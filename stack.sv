==> flow/design.v <==
module Stack(clk, address, push, pop, stack_out);
	input[11:0] address;
	input clk, push, pop;
	output logic [11:0] stack_out;
	reg [11:0] stack [0:7];
	logic [2:0] pointer = 3'b0;
	assign stack_out = stack[pointer];	
	always @(posedge clk) begin	
		if(pop)	begin
			pointer <= pointer - 3'b01;		
		end
		if(push) begin
			stack[pointer] <= address;
			pointer <= pointer + 3'b01;
		end
	end
endmodule
## Reports on Stack

The steps from the RTL of Stack to its reports follow in flow order.
Line numbers count from 1 in the design file above.
Operators: Yosys type, input widths -> output width; for muxes data width and select width s.
Library cell names are shortened.
A cell with - has no value.

- Design top: Stack
- Clock port: clk
- Cell library: sky130hd
- Library corner: tt_025C_1v80

## After elaboration

Counts by Yosys on the flattened word-level netlist (proc, flatten, opt, wreduce; memories kept). Register bits leave out memories and registers merged into their read ports (data or address). Print and check cells are left out. Cells with the same type and inputs are merged into one.
Memory sizes are those after Yosys's memory passes, which may raise the word count (mostly to a power of two), join words into wider ones and drop unused or constant bits.

- Reduce/logical cells: 1
- $add $sub $neg: 2
- Muxes and demuxes: 5

Operators with widths:

| cell | count |
|---|---|
| $mux 12 | 1 |
| $mux 3 | 3 |
| $add 3x1->3 const B | 1 |
| $sub 3x1->3 const B | 1 |
| $reduce_bool 2->1 | 1 |
| $mux 1 | 1 |

- Memories: 1
- Elaborated cells: 10
- Register bits after elaboration: 3
- Bits in writable memories: 96

Memories:

| name | words | bits a word | rd ports | wr ports | line | RTL |
|---|---|---|---|---|---|---|
| stack | 8 | 12 | 1 | 1 | 5 | `reg [11:0] stack [0:7];` |

## Longest topological paths

Yosys ltp: most cells in a row. Word level: on the elaborated netlist, between registers, memories and ports. Mapped: between sequential cells and ports; inverters and the memories' decode and read muxes count.

- Depth in word-level cells: 3
- ABC_AREA: 0
- Gate-level depth with buffers: 6
- Depth with buffers taken out: 4

## Netlist

Source: synth_stat.txt of the flow (Yosys; design flattened, memories mapped). It holds for the ABC_AREA given above (unset counts as 0); a run with the other value may have another netlist.

Cell types:

| cell | count | area in all (um2) |
|---|---|---|
| edfxtp_1 | 99 | 2.97E+03 |
| mux2i_1 | 17 | 170.163 |
| mux4_2 | 5 | 112.608 |
| a211o_1 | 8 | 70.067 |
| o211ai_1 | 8 | 60.058 |
| o32a_1 | 6 | 60.058 |
| mux2_2 | 5 | 56.304 |
| mux4_1 | 2 | 52.55 |
| a22oi_1 | 6 | 45.043 |
| a21boi_0 | 5 | 37.536 |
| buf_2 | 7 | 35.034 |
| inv_1 | 9 | 33.782 |
| and3_1 | 4 | 25.024 |
| a21oi_1 | 4 | 20.019 |
| fa_1 | 1 | 20.019 |
| nand2b_1 | 3 | 18.768 |
| o22a_1 | 2 | 17.517 |
| buf_4 | 2 | 15.014 |

Not listed: further types 16, cells in them 23.

- Sequential part of the area: 2972.9 um2
- Chip area (Yosys): 3966.3 um2
- Standard cells after synthesis: 216
- Flip-flop cells: 99
- Buffer cells: 14

## Timing after synthesis

Path of least setup slack by OpenSTA after synthesis, without wires, with an ideal clock, recovery checks aside; 20% of the period is set as input and as output delay. Where synthesis merged equal registers, the netlist keeps one of their names.

- Path type: reg2reg
- Start: reg pointer[2]
- End: mem stack[1][0]
- Library setup time: 0.412 ns
- Arrival time: 2.192 ns
- Buffers on the path: 3
- Required time: 2.348 ns
- Driving pins on the path: 5
- Delay of the path: 2.604 ns
- Slack: 0.156 ns
- Period: 2.76 ns
- Time at the first pin: 0.000 ns
- Period reached after synthesis: 2.604 ns

"delay of the path" is the arrival time less input delay plus setup time.
"driving pins on the path" counts driving pins, that of a launching flip-flop among them; a cell with two outputs on the path counts twice.
"period reached after synthesis" = period - worst setup slack (recovery checks aside). The figure is calculated, with input and output delays left at 20% of the set period.
Between the ends stands the longest chain of elaborated cells between them, by number of cells; it is not shown to be the way that was timed. Of several equally long chains one is given.
Each line given opens the expression or statement behind the cell; cells for indexed reads and writes are added by Yosys, which also makes memories of some case tables.

- Cell sequence: edfxtp_1 -> buf_2 -> buf_4 -> buf_2 -> nor4_1
- Length of the longest elaborated chain: 1
- Elaborated cells between the ends (all ways): 1
- Classes of those cells: 1 x mux

RTL lines, path post-synthesis:

| element | line | RTL |
|---|---|---|
| start, declared | 6 | `logic [2:0] pointer = 3'b0;` |
| start, assigned | 10 | `pointer <= pointer - 3'b01;` |
| start, assigned | 14 | `pointer <= pointer + 3'b01;` |
| $mux 3 | 12 | `if(push) begin` |
| end, declared | 5 | `reg [11:0] stack [0:7];` |

## Path in the finished layout

From the final timing report of flow run A: the path of least setup slack in the routed layout; clock arrival at registers is part of the times.

- Path type: reg2out
- Start: reg pointer[0]
- End: out stack_out[3]
- Driving pins on the path: 5
- Required time: 3.10 ns
- Time at the first pin: 0.35 ns
- Period: 3.88 ns
- External output delay: 0.78 ns
- Slack: 0.45 ns
- Arrival time: 2.66 ns
- Buffers on the path: 2

Between the ends stands the longest chain of elaborated cells between them, by number of cells; it is not shown to be the way that was timed. Of several equally long chains one is given.
The chain passes a memory read, where the word-level depth is cut; so it can be longer than that depth.

- Cell sequence: edfxtp_1 -> buf_4 -> mux4_1 -> mux2_2 -> clkdlybuf4s50_1
- Length of the longest elaborated chain: 1
- Elaborated cells between the ends (all ways): 1
- Classes of those cells: 1 x memory

RTL lines, path post-layout:

| element | line | RTL |
|---|---|---|
| start, declared | 6 | `logic [2:0] pointer = 3'b0;` |
| start, assigned | 10 | `pointer <= pointer - 3'b01;` |
| start, assigned | 14 | `pointer <= pointer + 3'b01;` |
| $mem_v2 8x12 | 5 | `reg [11:0] stack [0:7];` |
| end, declared | 4 | `output logic [11:0] stack_out;` |

Flow measurements of Stack on sky130hd: 2 stored runs with different settings, listed in no order. Input and output delays are each 20% of the period that was set; the output load is 0.01 pF.
By "achieved clock period" is meant the clock period of the run minus its worst setup slack. This is arithmetic on one report: input and output delays are still those of the set period (20% each).
"critical path time" is the time allowed to the run's worst setup path (the clock period less input and output delay, where it has them) less its slack. Clock arrival times count: a late capture clock shortens it, a late launch clock lengthens it.
"power consumption" rests on the timing tool's default activity at the inputs, not on a simulated workload.

### Flow run A

Settings: `period_ns=3.88`, `CAP_MARGIN=20`, `CORE_MARGIN=2`, `CORE_UTILIZATION=40`, `SLEW_MARGIN=20`

- Critical path time: 2.66 ns
- Worst setup path kind: reg2out
- Standard-cell area of the final layout: 4591.9 um2
- Cell area after synthesis: 3966.3 um2
- Achieved clock period: 3.433 ns
- Worst setup slack after layout: 0.447 ns
- Power consumption: 2838 µW
- Smallest hold slack: 0.863 ns
- Utilization after routing: 47.4%
- Total negative slack: 0.000 ns
- Die outline area: 10727.8 um2

### Flow run B

Settings: `period_ns=4.75`, `CORE_UTILIZATION=68`, `SETUP_SLACK_MARGIN=1.09`, `PLACE_DENSITY_LB_ADDON=0.04`, `HOLD_SLACK_MARGIN=0.09`, `GPL_TIMING_DRIVEN=0`, `GPL_ROUTABILITY_DRIVEN=1`, `CTS_CLUSTER_SIZE=53`, `CAP_MARGIN=35`, `SLEW_MARGIN=5`, `CORE_MARGIN=2`

- Critical path time: 2.59 ns
- Worst setup path kind: reg2out
- Standard-cell area of the final layout: 4603.2 um2
- Cell area after synthesis: 3966.3 um2
- Achieved clock period: 3.544 ns
- Worst setup slack after layout: 1.206 ns
- Power consumption: 2464 µW
- Smallest hold slack: 0.667 ns
- Utilization after routing: 82.6%
- Total negative slack: 0.000 ns
- Die outline area: 6459.3 um2
